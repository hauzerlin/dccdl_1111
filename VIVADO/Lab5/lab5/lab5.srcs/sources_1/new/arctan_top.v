==> flow/design.v <==
`timescale 1ns / 1ps
module arctan_top(clk, rst, xin, yin, xout, yout, ang_out);
input clk;
input rst;
input signed [0:13] xin, yin;
output reg signed [0:14] xout, yout;
output reg signed [0:14] ang_out;
wire signed [0:14] x_out, y_out, ang__out;
 wire signed [0:14] x_init_0, y_init_0;
wire signed [0:14] x_0_1, y_0_1;
wire signed [0:14] ang_0_1;
wire signed [0:14] x_1_2, y_1_2, ang_1_2;
wire signed [0:14] x_2_3, y_2_3, ang_2_3;
wire signed [0:14] x_3_4, y_3_4, ang_3_4;
wire signed [0:14] x_4_5, y_4_5, ang_4_5;
wire signed [0:14] x_5_6, y_5_6, ang_5_6;
wire signed [0:14] x_6_7, y_6_7, ang_6_7;
wire signed [0:14] x_7_8, y_7_8, ang_7_8;
wire signed [0:14] x_8_9, y_8_9, ang_8_9;
wire signed [0:14] x_9_10, y_9_10, ang_9_10;
wire signed [0:14] x_10_11, y_10_11, ang_10_11;
wire signed [0:14] x_11_s, y_11_s, ang_11_s;
reg signed [0:14] init_x, init_y;
reg signed [0:14] x_01, y_01;
reg signed [0:14] ang_01;
reg signed [0:14] x_12, y_12, ang_12;
reg signed [0:14] x_23, y_23, ang_23;
reg signed [0:14] x_34, y_34, ang_34;
reg signed [0:14] x_45, y_45, ang_45;
reg signed [0:14] x_56, y_56, ang_56;
reg signed [0:14] x_67, y_67, ang_67;
reg signed [0:14] x_78, y_78, ang_78;
reg signed [0:14] x_89, y_89, ang_89;
reg signed [0:14] x_910, y_910, ang_910;
reg signed [0:14] x_1011, y_1011, ang_1011;
reg signed [0:14] x_11s, y_11s, ang_11s;
initial_stage dft1(init_x, init_y, x_init_0, y_init_0);
arctangent0 dft2( x_init_0, y_init_0, x_0_1, y_0_1, ang_0_1);
arctangent1 dft3( x_01, y_01, ang_01, x_1_2, y_1_2, ang_1_2);
arctangent2 dft4( x_12, y_12, ang_12, x_2_3, y_2_3, ang_2_3);
arctangent3 dft5( x_23, y_23, ang_23, x_3_4, y_3_4, ang_3_4);
arctangent4 dft6( x_34, y_34, ang_34, x_4_5, y_4_5, ang_4_5);
arctangent5 dft7( x_45, y_45, ang_45, x_5_6, y_5_6, ang_5_6);
arctangent6 dft8( x_56, y_56, ang_56, x_6_7, y_6_7, ang_6_7);
arctangent7 dft9( x_67, y_67, ang_67, x_7_8, y_7_8, ang_7_8);
arctangent8 dft10( x_78, y_78, ang_78, x_8_9, y_8_9, ang_8_9);
arctangent9 dft11( x_89, y_89, ang_89, x_9_10, y_9_10, ang_9_10);
arctangent10 dft12( x_910, y_910, ang_910, x_10_11, y_10_11, ang_10_11);
arctangent11 dft13( x_1011, y_1011, ang_1011, x_11_s, y_11_s, ang_11_s);
scaling_xin dft14( x_11s, x_out);
always @(posedge clk or posedge rst)
begin
    if(rst ==1'b1)
    begin
        xout<= 15'd0;
        yout<= 15'd0;
        ang_out <= 15'd0;
        init_x <= 15'd0;
        init_y <= 15'd0;
        x_01 <= 15'd0;
        y_01 <= 15'd0;
        ang_01 <= 15'd0;
        x_12<= 15'd0;
        y_12<= 15'd0;
        ang_12<= 15'd0;
        x_23<= 15'd0;
        y_23<= 15'd0;
        ang_23<= 15'd0;;
        x_34<= 15'd0;
        y_34<= 15'd0;
        ang_34<= 15'd0;
        x_45<= 15'd0;
        y_45<= 15'd0;
        ang_45<= 15'd0;
        x_56<= 15'd0;
        y_56<= 15'd0;
        ang_56<= 15'd0;
        x_67<= 15'd0;
        y_67<= 15'd0;
        ang_67<= 15'd0;
        x_78<= 15'd0;
        y_78<= 15'd0;
        ang_78<= 15'd0;
        x_89<= 15'd0;
        y_89<= 15'd0;
        ang_89<= 15'd0;
        x_910<= 15'd0;
        y_910<= 15'd0;
        ang_910<= 15'd0;
        x_1011<= 15'd0;
        y_1011<= 15'd0;
        ang_1011<= 15'd0;
        x_11s<= 15'd0;
        y_11s<= 15'd0;
        ang_11s<= 15'd0;
    end
    else 
    begin
        init_x <= xin;
        init_y <= yin;
        xout<= x_out;
        yout<= y_11s;
        ang_out <= ang_11s;
        x_01 <= x_0_1;
        y_01 <= y_0_1;
        ang_01 <= ang_0_1;
        x_12<= x_1_2;
        y_12<= y_1_2;
        ang_12<= ang_1_2;
        x_23<= x_2_3;
        y_23<= y_2_3;
        ang_23<= ang_2_3;
        x_34<= x_3_4;
        y_34<= y_3_4;
        ang_34<= ang_3_4;
        x_45<= x_4_5;
        y_45<= y_4_5;
        ang_45<= ang_4_5;
        x_56<= x_5_6;
        y_56<= y_5_6;
        ang_56<= ang_5_6;
        x_67<= x_6_7;
        y_67<= y_6_7;
        ang_67<= ang_6_7;
        x_78<= x_7_8;
        y_78<= y_7_8;
        ang_78<=ang_7_8;
        x_89<= x_8_9;
        y_89<= y_8_9;
        ang_89<= ang_8_9;
        x_910<= x_9_10;
        y_910<= y_9_10;
        ang_910<= ang_9_10;
        x_1011<= x_10_11;
        y_1011<= y_10_11;
        ang_1011<= ang_10_11;
        x_11s<= x_11_s;
        y_11s<= y_11_s;
        ang_11s<= ang_11_s;
    end
end
endmodule
`timescale 1ns / 1ps
module arctangent0( xin, yin , xout, yout, ang_out);
input signed [0:14] xin, yin;
output reg signed [0:14] xout, yout;
output reg signed [0:14] ang_out;
reg signed [0:14] xbuff, ybuff;
always @(xin or yin)
begin
    xbuff = xin;
    ybuff = yin;
    if(yin[0] == 1'b0)
    begin
        ang_out = 15'd6434;
        xout = xin + ybuff;
        yout = yin - xbuff;
    end
    else
    begin
        ang_out = -15'd6434;
        xout = xin - ybuff;
        yout = yin + xbuff;
    end
end
endmodule
`timescale 1ns / 1ps
module arctangent1( xin, yin, ang_in, xout, yout, ang_out);
input signed [0:14] xin, yin;
input signed [0:14] ang_in;
output reg signed [0:14] xout, yout;
output reg signed [0:14] ang_out;
reg signed [0:14] xbuff, ybuff;
always @(xin or yin)
begin
    xbuff = xin>>>1;
    ybuff = yin>>>1;
        if(yin[0] == 1'b0)
        begin
            ang_out = ang_in + $signed(15'd3800);
            xout = xin + ybuff;
            yout = yin - xbuff;
        end
        else
        begin
            ang_out = ang_in - $signed(15'd3800);
            xout = xin - ybuff;
            yout = yin + xbuff;
        end
end
endmodule
`timescale 1ns / 1ps
module arctangent10( xin, yin, ang_in, xout, yout, ang_out);
input signed [0:14] xin, yin;
input signed [0:14] ang_in;
output reg signed [0:14] xout, yout;
output reg signed [0:14] ang_out;
reg signed [0:14] xbuff, ybuff;
always @(xin or yin)
begin
    xbuff = xin>>>10;
    ybuff = yin>>>10;
        if(yin[0] == 1'b0)
        begin
            ang_out = ang_in + $signed(15'd8);
            xout = xin + ybuff;
            yout = yin - xbuff;
        end
        else
        begin
            ang_out = ang_in - $signed(15'd8);
            xout = xin - ybuff;
            yout = yin + xbuff;
        end
end
endmodule
`timescale 1ns / 1ps
module arctangent11( xin, yin, ang_in, xout, yout, ang_out);
input signed [0:14] xin, yin;
input signed [0:14] ang_in;
output reg signed [0:14] xout, yout;
output reg signed [0:14] ang_out;
reg signed [0:14] xbuff, ybuff;
always @(xin or yin)
begin
    xbuff = xin>>>11;
    ybuff = yin>>>11;
        if(yin[0] == 1'b0)
        begin
            ang_out = ang_in + $signed(15'd2);
            xout = xin + ybuff;
            yout = yin - xbuff;
        end
        else
        begin
            ang_out = ang_in - $signed(15'd2);
            xout = xin - ybuff;
            yout = yin + xbuff;
        end
end
endmodule
`timescale 1ns / 1ps
module arctangent2( xin, yin, ang_in, xout, yout, ang_out);
input signed [0:14] xin, yin;
input signed [0:14] ang_in;
output reg signed [0:14] xout, yout;
output reg signed [0:14] ang_out;
reg signed [0:14] xbuff, ybuff;
always @(xin or yin)
begin
    xbuff = xin>>>2;
    ybuff = yin>>>2;
        if(yin[0] == 1'b0)
        begin
            ang_out = ang_in + $signed(15'd2006);
            xout = xin + ybuff;
            yout = yin - xbuff;
        end
        else
        begin
            ang_out = ang_in - $signed(15'd2006);
            xout = xin - ybuff;
            yout = yin + xbuff;
        end
end
endmodule
`timescale 1ns / 1ps
module arctangent3( xin, yin, ang_in, xout, yout, ang_out);
input signed [0:14] xin, yin;
input signed [0:14] ang_in;
output reg signed [0:14] xout, yout;
output reg signed [0:14] ang_out;
reg signed [0:14] xbuff, ybuff;
always @(xin or yin)
begin
    xbuff = xin>>>3;
    ybuff = yin>>>3;
        if(yin[0] == 1'b0)
        begin
            ang_out = ang_in + $signed(15'd1020);
            xout = xin + ybuff;
            yout = yin - xbuff;
        end
        else
        begin
            ang_out = ang_in - $signed(15'd1020);
            xout = xin - ybuff;
            yout = yin + xbuff;
        end
end
endmodule
`timescale 1ns / 1ps
module arctangent4( xin, yin, ang_in, xout, yout, ang_out);
input signed [0:14] xin, yin;
input signed [0:14] ang_in;
output reg signed [0:14] xout, yout;
output reg signed [0:14] ang_out;
reg signed [0:14] xbuff, ybuff;
always @(xin or yin)
begin
    xbuff = xin>>>4;
    ybuff = yin>>>4;
        if(yin[0] == 1'b0)
        begin
            ang_out = ang_in + $signed(15'd512);
            xout = xin + ybuff;
            yout = yin - xbuff;
        end
        else
        begin
            ang_out = ang_in - $signed(15'd512);
            xout = xin - ybuff;
            yout = yin + xbuff;
        end
end
endmodule
`timescale 1ns / 1ps
module arctangent5( xin, yin, ang_in, xout, yout, ang_out);
input signed [0:14] xin, yin;
input signed [0:14] ang_in;
output reg signed [0:14] xout, yout;
output reg signed [0:14] ang_out;
reg signed [0:14] xbuff, ybuff;
always @(xin or yin)
begin
    xbuff = xin>>>5;
    ybuff = yin>>>5;
        if(yin[0] == 1'b0)
        begin
            ang_out = ang_in + $signed(15'd256);
            xout = xin + ybuff;
            yout = yin - xbuff;
        end
        else
        begin
            ang_out = ang_in - $signed(15'd256);
            xout = xin - ybuff;
            yout = yin + xbuff;
        end
end
endmodule
`timescale 1ns / 1ps
module arctangent6( xin, yin, ang_in, xout, yout, ang_out);
input signed [0:14] xin, yin;
input signed [0:14] ang_in;
output reg signed [0:14] xout, yout;
output reg signed [0:14] ang_out;
reg signed [0:14] xbuff, ybuff;
always @(xin or yin)
begin
    xbuff = xin>>>6;
    ybuff = yin>>>6;
        if(yin[0] == 1'b0)
        begin
            ang_out = ang_in + $signed(15'd126);
            xout = xin + ybuff;
            yout = yin - xbuff;
        end
        else
        begin
            ang_out = ang_in - $signed(15'd126);
            xout = xin - ybuff;
            yout = yin + xbuff;
        end
end
endmodule
`timescale 1ns / 1ps
module arctangent7( xin, yin, ang_in, xout, yout, ang_out);
input signed [0:14] xin, yin;
input signed [0:14] ang_in;
output reg signed [0:14] xout, yout;
output reg signed [0:14] ang_out;
reg signed [0:14] xbuff, ybuff;
always @(xin or yin)
begin
    xbuff = xin>>>7;
    ybuff = yin>>>7;
        if(yin[0] == 1'b0)
        begin
            ang_out = ang_in + $signed(15'd62);
            xout = xin + ybuff;
            yout = yin - xbuff;
        end
        else
        begin
            ang_out = ang_in - $signed(15'd62);
            xout = xin - ybuff;
            yout = yin + xbuff;
        end
end
endmodule
`timescale 1ns / 1ps
module arctangent8( xin, yin, ang_in, xout, yout, ang_out);
input signed [0:14] xin, yin;
input signed [0:14] ang_in;
output reg signed [0:14] xout, yout;
output reg signed [0:14] ang_out;
reg signed [0:14] xbuff, ybuff;
always @(xin or yin)
begin
    xbuff = xin>>>8;
    ybuff = yin>>>8;
        if(yin[0] == 1'b0)
        begin
            ang_out = ang_in + $signed(15'd30);
            xout = xin + ybuff;
            yout = yin - xbuff;
        end
        else
        begin
            ang_out = ang_in - $signed(15'd30);
            xout = xin - ybuff;
            yout = yin + xbuff;
        end
end
endmodule
`timescale 1ns / 1ps
module arctangent9( xin, yin, ang_in, xout, yout, ang_out);
input signed [0:14] xin, yin;
input signed [0:14] ang_in;
output reg signed [0:14] xout, yout;
output reg signed [0:14] ang_out;
reg signed [0:14] xbuff, ybuff;
always @(xin or yin)
begin
    xbuff = xin>>>9;
    ybuff = yin>>>9;
        if(yin[0] == 1'b0)
        begin
            ang_out = ang_in + $signed(15'd14);
            xout = xin + ybuff;
            yout = yin - xbuff;
        end
        else
        begin
            ang_out = ang_in - $signed(15'd14);
            xout = xin - ybuff;
            yout = yin + xbuff;
        end
end
endmodule
`timescale 1ns / 1ps
module initial_stage(xin, yin, xout, yout);
input signed [0:13] xin;
input signed [0:13] yin;
output reg signed [0:14] xout;
output reg signed [0:14] yout;
wire rev;
assign rev = xin[0];
always @(xin or yin)
begin
    begin
     if(rev==1'b0)
     xout = {{1{xin[0]}},xin};
     else 
     xout = {{1{~xin[0]}},~xin}+ $signed(1'b1);
        yout = {{1{yin[0]}},yin};
    end
end
endmodule
`timescale 1ns / 1ps
module scaling_xin(input signed [0:14] xin, output signed [0:14] xout);
wire signed [0:14] xbuff1, xbuff3, xbuff6, xbuff9, xbuff12;
wire signed [0:14] add_buff1, add_buff2, add_buff3;
assign xbuff1 = xin>>>1;
assign xbuff3 = xin>>>3;
assign xbuff6 = xin>>>6;
assign xbuff9 = xin>>>9;
assign xbuff12= xin>>>12;
assign add_buff1 = xbuff1+xbuff3;
assign add_buff2 = add_buff1-xbuff6;
assign add_buff3 = add_buff2-xbuff9;
assign xout = add_buff3-xbuff12;
endmodule
==> Tool chain data of arctan_top <==
What the tools print for arctan_top, step after step.
Line numbers count from 1 in the design file above.
Operators: Yosys type, input widths -> output width; for muxes data width and select width s.
Cell names lack the library's common part.
{ "inputs": {"top_module": "arctan_top", "clock": "clk", "library": "sky130hd", "pvt_corner": "tt_025C_1v80"} }

==> Word level <==
Counts by Yosys on the flattened word-level netlist (proc, flatten, opt, wreduce; memories kept). Register bits leave out memories and registers merged into their read ports (data or address); mux counts leave out enables and synchronous resets folded into registers. Print and check cells are left out. Cells with the same type and inputs are merged into one.
{ "op_classes": {"mux": 37, "add_sub_neg": 74, "n_logic": 2} }
{ "ops": {"columns": ["op", "count"], "rows": [
  ["$mux 15", 37],
  ["$add 15x14->15", 3],
  ["$sub 15x14->15", 3],
  ["$sub 15x6->15", 3],
  ["$sub 15x9->15", 3],
  ["$add 15x10->15", 2],
  ["$sub 15x10->15", 2],
  ["$add 15x11->15", 2],
  ["$sub 15x11->15", 2],
  ["$add 15x11->15 const B", 2],
  ["$sub 15x11->15 const B", 2],
  ["$add 15x12->15", 2],
  ["$sub 15x12->15", 2],
  ["$add 15x13->15", 2],
  ["$sub 15x13->15", 2],
  ["$add 15x4->15", 2],
  ["$sub 15x4->15", 2],
  ["$add 15x5->15", 2],
  ["$sub 15x5->15", 2],
  ["$add 15x5->15 const B", 2],
  ["$sub 15x5->15 const B", 2],
  ["$add 15x6->15", 2],
  ["$add 15x7->15", 2],
  ["$sub 15x7->15", 2],
  ["$add 15x8->15", 2],
  ["$sub 15x8->15", 2],
  ["$add 15x9->15", 2],
  ["$add 14x12->15", 1]
]} }
Not listed: further kinds 19, cells in them 19.
{ "bits": {"inputBits": 30, "word_cells": 154, "ff_bits": 613} }

==> Longest topological paths <==
Longest topological path by Yosys (ltp), each cell counted once; first at word level (registers and memories cut), then after technology mapping (sequential cells cut; the memories' decode and read muxes count).
{ "depth": {"word_depth": 5, "ABC_AREA": 0, "depth_mapped": 16} }

==> Mapped cells and area <==
Source: synth_stat.txt of the flow (Yosys; design flattened, memories mapped). It holds for the ABC_AREA given above (unset counts as 0); a run with the other value may have another netlist.
{ "mapped": {"stdcells": 4208, "sequential_area_mm2": 0.0146653, "yosys_area_mm2": 0.0407954, "buf_cells": 49, "flip_flops": 586} }
{ "types": {"columns": ["cell", "count", "area_total_um2"], "rows": [
  ["dfrtp_1", 585, 1.46E+04],
  ["ha_1", 511, 6.39E+03],
  ["xnor2_1", 363, 3.18E+03],
  ["a21oi_1", 358, 1.79E+03],
  ["xor2_1", 202, 1.77E+03],
  ["nor2_1", 369, 1.39E+03],
  ["fa_1", 62, 1241.19],
  ["inv_1", 281, 1.05E+03],
  ["a21o_1", 101, 758.227],
  ["nand2_1", 198, 743.213],
  ["nor3_1", 145, 725.696],
  ["o21ai_0", 124, 620.595],
  ["o21a_1", 65, 487.968],
  ["nand2b_1", 66, 412.896],
  ["nor2b_1", 61, 381.616],
  ["o21bai_1", 48, 360.346],
  ["and3_1", 53, 331.568],
  ["o21ai_1", 63, 315.302]
]} }
Not listed: further types 66, cells in them 553.
By module: a second synthesis without flattening, with its own total; a netlist apart from the flattened one above.
{ "unflattened": {"cells_unflattened": 4726, "hier_area_mm2": 0.0454423} }
Rows give one instance, submodules left out.
{ "by_module": {"columns": ["module", "n_cells", "mod_area_mm2", "n_inst"], "rows": [
  ["arctan_top", 614, 0.0153435, 1],
  ["arctangent0", 354, 0.0025337, 1],
  ["arctangent3", 346, 0.0025212, 1],
  ["arctangent2", 336, 0.0025037, 1],
  ["arctangent8", 344, 0.0024586, 1],
  ["arctangent7", 344, 0.0024448, 1],
  ["arctangent11", 325, 0.0023998, 1],
  ["arctangent6", 327, 0.0023673, 1],
  ["arctangent1", 329, 0.0023635, 1],
  ["arctangent10", 311, 0.0023035, 1],
  ["arctangent9", 296, 0.0021708, 1],
  ["arctangent5", 282, 0.0020832, 1],
  ["arctangent4", 292, 0.0020782, 1],
  ["scaling_xin", 172, 0.0014664, 1],
  ["initial_stage", 54, 0.0004041, 1]
]} }

==> Timing after synthesis <==
Source: OpenSTA report_checks on the synthesized netlist (no wires, ideal clock, input and output delay 20% of the period each), path of least setup slack; recovery checks are left aside. Register names are those of the netlist, which keeps one name where synthesis merged equal registers.
{ "synth_path": {"path_type": "register to register", "from": "register x_11s[0]", "to": "register xout[4]", "period_ns": 4.54, "t_arrival_ns": 3.978, "path_stages": 15, "path_delay_ns": 4.065, "path_slack_ns": 0.475, "t_required_ns": 4.453, "synth_period_reached_ns": 4.065} }
"path_delay_ns" = arrival - input delay + setup time.
"path_stages": output pins that drive a net of the path, with the launching flip-flop's if there is one; two outputs of one cell count as two.
"synth_period_reached_ns" = period - worst setup slack (recovery checks aside). The figure is calculated, with input and output delays left at 20% of the set period.
The rows between start and end are the longest chain of elaborated cells between them; the timing report does not say that the signal goes this way. Where chains are equally long, one stands for them.
Each line given opens the expression or statement behind the cell; cells for indexed reads and writes are added by Yosys, which also makes memories of some case tables.
{ "synth_between": {"path_cell_list": "dfrtp_1 inv_1 fa_1 fa_1 inv_1 fa_1 inv_1 ha_1 nor2b_1 o21ai_2 a21boi_1 o31ai_2 o2bb2ai_1 or4b_1 o211ai_1", "elab_chain_len": 3} }
{ "synth_rtl": {"columns": ["item", "line_no", "text"], "rows": [
  ["start, declared", 36, "reg signed [0:14] x_11s, y_11s, ang_11s;"],
  ["start, assigned", 93, "x_11s<= 15'd0;"],
  ["start, assigned", 137, "x_11s<= x_11_s;"],
  ["$sub 15x9->15", 471, "assign add_buff2 = add_buff1-xbuff6;"],
  ["$sub 15x6->15", 472, "assign add_buff3 = add_buff2-xbuff9;"],
  ["$sub 15x3->15", 473, "assign xout = add_buff3-xbuff12;"],
  ["end, assigned", 55, "xout<= 15'd0;"],
  ["end, assigned", 101, "xout<= x_out;"],
  ["end, declared", 6, "output reg signed [0:14] xout, yout;"]
]} }

==> Path in the finished layout <==
Path of least setup slack in the final report of flow run A (OpenROAD, finished layout, wires in). Where an end is a register, its clock arrival counts in the times.
{ "layout_path": {"path_type": "register to register", "from": "register x_11s[0]", "to": "register xout[4]", "path_stages": 15, "period_ns": 7.03, "t_arrival_ns": 5.06, "path_slack_ns": 2.51, "t_required_ns": 7.58} }
The rows between start and end are the longest chain of elaborated cells between them; the timing report does not say that the signal goes this way. Where chains are equally long, one stands for them.
{ "layout_between": {"path_cell_list": "dfrtp_1 inv_1 fa_1 fa_1 inv_1 fa_1 inv_1 ha_1 nor2b_1 o21ai_2 a21boi_1 o31ai_2 o2bb2ai_1 or4b_1 o211ai_1", "elab_chain_len": 3} }
{ "layout_rtl": {"columns": ["item", "line_no", "text"], "rows": [
  ["start, declared", 36, "reg signed [0:14] x_11s, y_11s, ang_11s;"],
  ["start, assigned", 93, "x_11s<= 15'd0;"],
  ["start, assigned", 137, "x_11s<= x_11_s;"],
  ["$sub 15x9->15", 471, "assign add_buff2 = add_buff1-xbuff6;"],
  ["$sub 15x6->15", 472, "assign add_buff3 = add_buff2-xbuff9;"],
  ["$sub 15x3->15", 473, "assign xout = add_buff3-xbuff12;"],
  ["end, assigned", 55, "xout<= 15'd0;"],
  ["end, assigned", 101, "xout<= x_out;"],
  ["end, declared", 6, "output reg signed [0:14] xout, yout;"]
]} }

Appendix: measured runs

Stored flow runs of arctan_top (2 of them; Yosys, OpenROAD, sky130hd). They differ in their settings and are not a sequence. Constraints: input delay and output delay 20% of the set period each, output load 0.01 pF.
"period_less_ws_ns" is the run's clock period less its worst setup slack. It is reckoned from that one timing run; input and output delays stay at 20% of the period that was set.
"timing.worst_path_ns" is the time allowed to the run's worst setup path (the clock period less input and output delay, where it has them) less its slack. Clock arrival times count: a late capture clock shortens it, a late launch clock lengthens it.

Flow run A
==> flow/run.sh <==
#!/bin/bash
# the make line also repeats the synthesis and layout settings of config.mk as NAME=value (left out here)
make -C /OpenROAD-flow-scripts/flow DESIGN_CONFIG=/design/flow/config.mk WORK_HOME=/design/flow/orfs CLKGATE_MAP_FILE= finish
==> flow/config.mk <==
export PLATFORM = sky130hd
export DESIGN_NAME = arctan_top
export DESIGN_NICKNAME = arctan_top
export VERILOG_FILES = /design/flow/design.v
export SDC_FILE = /design/flow/constraint.sdc
export NUM_CORES = 4
export LEC_CHECK = 0
export CAP_MARGIN = 20
export CORE_ASPECT_RATIO = 1.93
export CORE_MARGIN = 2
export CORE_UTILIZATION = 21
export CTS_CLUSTER_DIAMETER = 336
export CTS_CLUSTER_SIZE = 53
export GPL_ROUTABILITY_DRIVEN = 1
export HOLD_SLACK_MARGIN = 0.09
export MAX_ROUTING_LAYER = met4
export SETUP_SLACK_MARGIN = 1.69
export SLEW_MARGIN = 35
export TNS_END_PERCENT = 55
==> flow/constraint.sdc <==
create_clock -name core_clock -period 7.03 [get_ports {clk}]
set_input_delay 1.4060 -clock core_clock [delete_from_list [all_inputs] [get_ports {clk}]]
set_output_delay 1.4060 -clock core_clock [all_outputs]
set_load 0.01 [all_outputs]

==> results of flow run A, as JSON <==
{
  "yosys.chip_area_mm2": 0.0407954,
  "die_footprint_mm2": 0.197997,
  "post_route_stdcell_area_mm2": 0.0451383,
  "fin_util_pct": 23.4,
  "timing.setup.ws_ns": 2.511,
  "final_setup_tns_ns": 0.000,
  "ws_hold_ns": 0.366,
  "period_less_ws_ns": 4.519,
  "timing.worst_path_ns": 4.52,
  "timing.worst_path_kind": "register to register"
}

Flow run B
==> flow/run.sh <==
#!/bin/bash
# the make line also repeats the synthesis and layout settings of config.mk as NAME=value (left out here)
make -C /OpenROAD-flow-scripts/flow DESIGN_CONFIG=/design/flow/config.mk WORK_HOME=/design/flow/orfs CLKGATE_MAP_FILE= finish
==> flow/config.mk <==
export PLATFORM = sky130hd
export DESIGN_NAME = arctan_top
export DESIGN_NICKNAME = arctan_top
export VERILOG_FILES = /design/flow/design.v
export SDC_FILE = /design/flow/constraint.sdc
export NUM_CORES = 4
export LEC_CHECK = 0
export CAP_MARGIN = 20
export CELL_PAD_IN_SITES_DETAIL_PLACEMENT = 2
export CORE_ASPECT_RATIO = 0.71
export CORE_MARGIN = 8
export CORE_UTILIZATION = 51
export CTS_CLUSTER_DIAMETER = 327
export GPL_TIMING_DRIVEN = 0
export MIN_ROUTING_LAYER = met2
export PLACE_DENSITY_LB_ADDON = 0.23
export SETUP_SLACK_MARGIN = 0.51
export SLEW_MARGIN = 10
export TNS_END_PERCENT = 5
==> flow/constraint.sdc <==
create_clock -name core_clock -period 6.36 [get_ports {clk}]
set_input_delay 1.2720 -clock core_clock [delete_from_list [all_inputs] [get_ports {clk}]]
set_output_delay 1.2720 -clock core_clock [all_outputs]
set_load 0.01 [all_outputs]

==> results of flow run B, as JSON <==
{
  "outcome": "stopped before the end: clock tree synthesis reported DPL-0033"
}
